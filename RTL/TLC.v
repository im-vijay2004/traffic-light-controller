==> flow/design.v <==
module TLC(clk,rst,north,east,south,west);
input clk,rst;
output reg [2:0] north,east,south,west;
parameter   s0=0,
            s1=1,
            s2=2,
            s3=3,
            s4=4,
            s5=5,
            s6=6,
            s7=7;
parameter tg=12,
          ty=3;
reg [2:0] state;
reg [3:0] count=0;
always @(posedge clk)
begin
if(rst)
begin
    state<=0;
    count<=0;
end
else
begin
    case(state)
        s0:
            begin
                if(count<tg)
                begin
                   state<=s0;
                   count<=count+1; 
                end
                else
                begin
                    state<=s1;
                    count<=1;
                end
            end
        s1:
            begin
                if(count==ty)
                begin
                    state<=s2;
                    count<=1;
                end
                else
                begin
                    state<=s1;
                    count<=count+1;
                end
            end
        s2:
            begin
                if(count==tg)
                begin
                    state<=s3;
                    count<=1;
                end
                else
                begin
                    state<=s2;
                    count<=count+1;
                end
            end
        s3:
            begin
                if(count==ty)
                begin
                    state<=s4;
                    count<=1;
                end
                else
                begin
                    state<=s3;
                    count<=count+1;
                end
            end
        s4:
            begin
                if(count==tg)
                begin
                    state<=s5;
                    count<=1;
                end
                else
                begin
                    state<=s4;
                    count<=count+1;
                end
            end
        s5:
            begin
                if(count==ty)
                begin
                    state<=s6;
                    count<=1;
                end
                else
                begin
                    state<=s5;
                    count<=count+1;
                end
            end
        s6:
            begin
                if(count==tg)
                begin
                    state<=s7;
                    count<=1;
                end
                else
                begin
                    state<=s6;
                    count<=count+1;
                end
            end
        s7:
            begin
                if(count==ty)
                begin
                    state<=s0;
                    count<=1;
                end
                else
                begin
                    state<=s7;
                    count<=count+1;
                end
            end
    endcase
end
end
always @(posedge clk)
begin
    case(state)
        s0:
        begin
            north<=3'b001;
            east<= 3'b100;
            south<=3'b100;
            west<= 3'b100;
        end
        s1:
        begin
            north<=3'b010;
            east<= 3'b010;
            south<=3'b100;
            west<= 3'b100;
        end
        s2:
        begin
            north<=3'b100;
            east<= 3'b001;
            south<=3'b100;
            west<= 3'b100;
        end
        s3:
        begin
            north<=3'b100;
            east<= 3'b010;
            south<=3'b010;
            west<= 3'b100;
        end
        s4:
        begin
            north<=3'b100;
            east<= 3'b100;
            south<=3'b001;
            west<= 3'b100;
        end
        s5:
        begin
            north<=3'b100;
            east<= 3'b100;
            south<=3'b010;
            west<= 3'b010;
        end
        s6:
        begin
            north<=3'b100;
            east<= 3'b100;
            south<=3'b100;
            west<= 3'b001;
        end
        s7:
        begin
            north<=3'b010;
            east<= 3'b100;
            south<=3'b100;
            west<= 3'b010;
        end
        default:
            begin
                north<=0;
                south<=0;
                west<=0;
                east<=0;
            end
    endcase
end
endmodule
Tool chain data of TLC
Tool output for the design above, in the order of the flow.
Line numbers count from 1 in the design file above.
Operators carry their Yosys type and port widths (W data, S select, Z words).
Library cell names are shortened.
Not given: n/a
- top: TLC
- clock: clk
- library: sky130hd
- library corner: tt_025C_1v80

Word-level counts
Yosys after proc, flatten, opt, wreduce and memory -nomap, before mapping. Enables and synchronous resets that opt folds into registers are not counted as muxes. Memory bits, and registers merged into a memory's read port (data or address), are not among the register bits. Print and check cells are not counted.
Yosys's memory passes give these memory sizes; they may raise the number of words (mostly to a power of two), join words into wider ones and drop unused or constant bits.
- input port bits at 2
- bits in read-only memories: 96
- elaborated cells: 30
- noted bits in registers: 7
- output and inout port bits: 12
- word width x clocked read ports at 12
- memories kept at 1
- memory list (memory ; depth ; bits a word ; read ports ; write ports ; RTL line ; source):
    (no name shown) ; 8 ; 12 ; 1 ; 0 ; 135 ; case(state)
- reduce/logical cells: 3
- equality and inequality tests at 9
- order comparisons: 1
- noted muxes and demuxes: 13
- add/subtract/negate cells: 1
- operators with widths (kind ; number):
    $pmux W3 S8 ; 1
    $eq A3 B3 Y1 const B ; 4
    $pmux W4 S3 ; 1
    $mux W4 ; 3
    $eq A3 B2 Y1 const B ; 2
    $mux W3 ; 2
    $add A4 B1 Y4 const B ; 1
    $eq A4 B2 Y1 const B ; 1
    $lt A4 B4 Y1 const B ; 1
    $eq A4 B4 Y1 const B ; 1
    $reduce_or A4 Y1 ; 1
    $mux W2 ; 2
    $mux W1 ; 4
    $eq A3 B1 Y1 const B ; 1
    $logic_not A3 Y1 ; 1
    $reduce_or A3 Y1 ; 1

Logic depth
Longest topological path by Yosys (ltp), each cell counted once; first at word level (registers and memories cut), then after technology mapping (sequential cells cut; the memories' decode and read muxes count).
- noted word-level depth: 3
- noted ABC_AREA: 0
- gate-level depth with buffers: 5

Mapped cells and area
Source: synth_stat.txt of the flow (Yosys; design flattened, memories mapped). It holds for the ABC_AREA given above (unset counts as 0); a run with the other value may have another netlist.
- cells in the netlist at 63
- flip-flops at 19
- area of sequential cells: 380.4 µm²
- noted buffers: 3
- cell area after synthesis: 661.9 µm²
- cell types (type ; number ; area in all (µm²)):
    dfxtp_1 ; 19 ; 380.365
    nor2_1 ; 7 ; 26.275
    ha_1 ; 2 ; 25.024
    xnor2_1 ; 2 ; 17.517
    xor2_1 ; 2 ; 17.517
    a21oi_1 ; 3 ; 15.014
    inv_1 ; 4 ; 15.014
    nor4b_2 ; 1 ; 15.014
    o21ai_0 ; 3 ; 15.014
    and4bb_1 ; 1 ; 12.512
    nor4_1 ; 2 ; 12.512
    o2111a_2 ; 1 ; 12.512
    mux2_2 ; 1 ; 11.261
    nand3_1 ; 2 ; 10.01
    nor3_1 ; 2 ; 10.01
    o2111ai_1 ; 1 ; 8.758
    a21o_1 ; 1 ; 7.507
    and3_2 ; 1 ; 7.507
Other cell types: 8; their cells: 8.

Timing after synthesis
Source: OpenSTA report_checks on the synthesized netlist (no wires, ideal clock, input and output delay 20% of the period each), path of least setup slack; recovery checks are left aside. Register names are those of the netlist, which keeps one name where synthesis merged equal registers.
- path type: flip-flop to flip-flop
- start: register count[0]
- end: register state[2]
- period at 1.62 ns
- launch time at the first pin: 0.000 ns
- path slack at 0.423 ns
- noted library setup time: 0.070 ns
- delay of the path at 1.197 ns
- buffers on the path at 1
- arrival at 1.127 ns
- noted stages on the path: 6
- synthesis period reached: 1.197 ns
"delay of the path" = arrival - input delay + setup time.
"stages on the path": output pins that drive a net of the path, with the launching flip-flop's if there is one; two outputs of one cell count as two.
"synthesis period reached" = period - worst setup slack (recovery checks aside). The figure is calculated, with input and output delays left at 20% of the set period.
The rows between start and end are the longest chain of elaborated cells between them; the timing report does not say that the signal goes this way. Where chains are equally long, one stands for them.
Each line given opens the expression or statement behind the cell; cells for indexed reads and writes are added by Yosys, which also makes memories of some case tables.
A register here has more assigning lines than the two given.
- path through: dfxtp_1 -> ha_1 -> and4bb_1 -> buf_2 -> a21o_1 -> a21oi_1
- noted cells in the longest elaborated chain: 3
- noted elaborated cells between the ends (all ways): 4
- ends and longest elaborated chain, after synthesis (what ; RTL line ; source):
    from (decl) ; 15 ; reg [3:0] count=0;
    from (assign) ; 31 ; count<=count+1;
    from (assign) ; 49 ; count<=count+1;
    $eq A4 B2 Y1 ; 119 ; if(count==ty)
    $mux W3 ; 119 ;
    $pmux W3 S8 ; 25 ; case(state)
    to (assign) ; 30 ; state<=s0;
    to (assign) ; 35 ; state<=s1;
    to (decl) ; 14 ; reg [2:0] state;

Worst path after layout
Path of least setup slack in the final report of flow run 1 (OpenROAD, finished layout, wires in). Where an end is a register, its clock arrival counts in the times.
- path type: flip-flop to flip-flop
- start: register count[0]
- end: register count[1]
- arrival at 1.29 ns
- period at 1.17 ns
- launch time at the first pin: 0.25 ns
- noted library setup time: 0.09 ns
- noted stages on the path: 5
- path slack at 0.03 ns
- buffers on the path at 0
The rows between start and end are the longest chain of elaborated cells between them; the timing report does not say that the signal goes this way. Where chains are equally long, one stands for them.
A register here has more assigning lines than the two given.
- path through: dfxtp_4 -> inv_4 -> ha_4 -> o2111a_2 -> nor4b_2
- noted cells in the longest elaborated chain: 3
- noted elaborated cells between the ends (all ways): 8
- ends and longest elaborated chain, after layout (what ; RTL line ; source):
    from (decl) ; 15 ; reg [3:0] count=0;
    from (assign) ; 31 ; count<=count+1;
    from (assign) ; 49 ; count<=count+1;
    $add A4 B1 Y4 ; 49 ;
    $mux W4 ; 41 ; if(count==ty)
    $pmux W4 S3 ; 25 ; case(state)
    to (assign) ; 31 ;
    to (assign) ; 49 ;
    to (decl) ; 15 ;

Flow measurements of TLC on sky130hd: 2 stored runs with different settings, listed in no order. Input and output delays are each 20% of the period that was set; the output load is 0.01 pF.
"period achieved" is the run's clock period less its worst setup slack. It is reckoned from that one timing run; input and output delays stay at 20% of the period that was set.

Flow run 1

==> flow/run.sh <==
#!/bin/bash
# the make line also repeats the synthesis and layout settings of config.mk as NAME=value (left out here)
make -C /OpenROAD-flow-scripts/flow DESIGN_CONFIG=/design/flow/config.mk WORK_HOME=/design/flow/orfs CLKGATE_MAP_FILE= finish
==> flow/config.mk <==
export PLATFORM = sky130hd
export DESIGN_NAME = TLC
export DESIGN_NICKNAME = TLC
export VERILOG_FILES = /design/flow/design.v
export SDC_FILE = /design/flow/constraint.sdc
export NUM_CORES = 4
export LEC_CHECK = 0
export CAP_MARGIN = 20
export CELL_PAD_IN_SITES_GLOBAL_PLACEMENT = 3
export CORE_ASPECT_RATIO = 0.95
export CORE_MARGIN = 2
export CORE_UTILIZATION = 16
export CTS_CLUSTER_DIAMETER = 75
export GPL_ROUTABILITY_DRIVEN = 1
export GPL_TIMING_DRIVEN = 1
export HOLD_SLACK_MARGIN = 0.16
export MIN_ROUTING_LAYER = met1
export SETUP_SLACK_MARGIN = 0.2
export SLEW_MARGIN = 20
export TNS_END_PERCENT = 95
==> flow/constraint.sdc <==
create_clock -name core_clock -period 1.17 [get_ports {clk}]
set_input_delay 0.2340 -clock core_clock [delete_from_list [all_inputs] [get_ports {clk}]]
set_output_delay 0.2340 -clock core_clock [all_outputs]
set_load 0.01 [all_outputs]

Measured in flow run 1:
- noted the synthesized cell area: 661.9 µm²
- noted the die area: 4667.6 µm²
- standard-cell area after routing at 1022.2 µm²
- noted the final utilization: 26.2 %
- noted the worst setup slack after layout: 0.032 ns
- worst hold slack in the final report: 0.515 ns
- period achieved: 1.138 ns

Flow run 2

==> flow/run.sh <==
#!/bin/bash
# the make line also repeats the synthesis and layout settings of config.mk as NAME=value (left out here)
make -C /OpenROAD-flow-scripts/flow DESIGN_CONFIG=/design/flow/config.mk WORK_HOME=/design/flow/orfs CLKGATE_MAP_FILE= finish
==> flow/config.mk <==
export PLATFORM = sky130hd
export DESIGN_NAME = TLC
export DESIGN_NICKNAME = TLC
export VERILOG_FILES = /design/flow/design.v
export SDC_FILE = /design/flow/constraint.sdc
export NUM_CORES = 4
export LEC_CHECK = 0
export CAP_MARGIN = 5
export CORE_MARGIN = 9
export CORE_UTILIZATION = 54
export CTS_CLUSTER_SIZE = 43
export GPL_ROUTABILITY_DRIVEN = 0
export MAX_ROUTING_LAYER = met4
export MIN_ROUTING_LAYER = met1
export PLACE_DENSITY_LB_ADDON = 0.24
export SETUP_SLACK_MARGIN = 0.16
export SLEW_MARGIN = 20
export TNS_END_PERCENT = 65
==> flow/constraint.sdc <==
create_clock -name core_clock -period 0.984 [get_ports {clk}]
set_input_delay 0.1968 -clock core_clock [delete_from_list [all_inputs] [get_ports {clk}]]
set_output_delay 0.1968 -clock core_clock [all_outputs]
set_load 0.01 [all_outputs]

Flow run 2: unfinished; error DPL-0033 in routing.
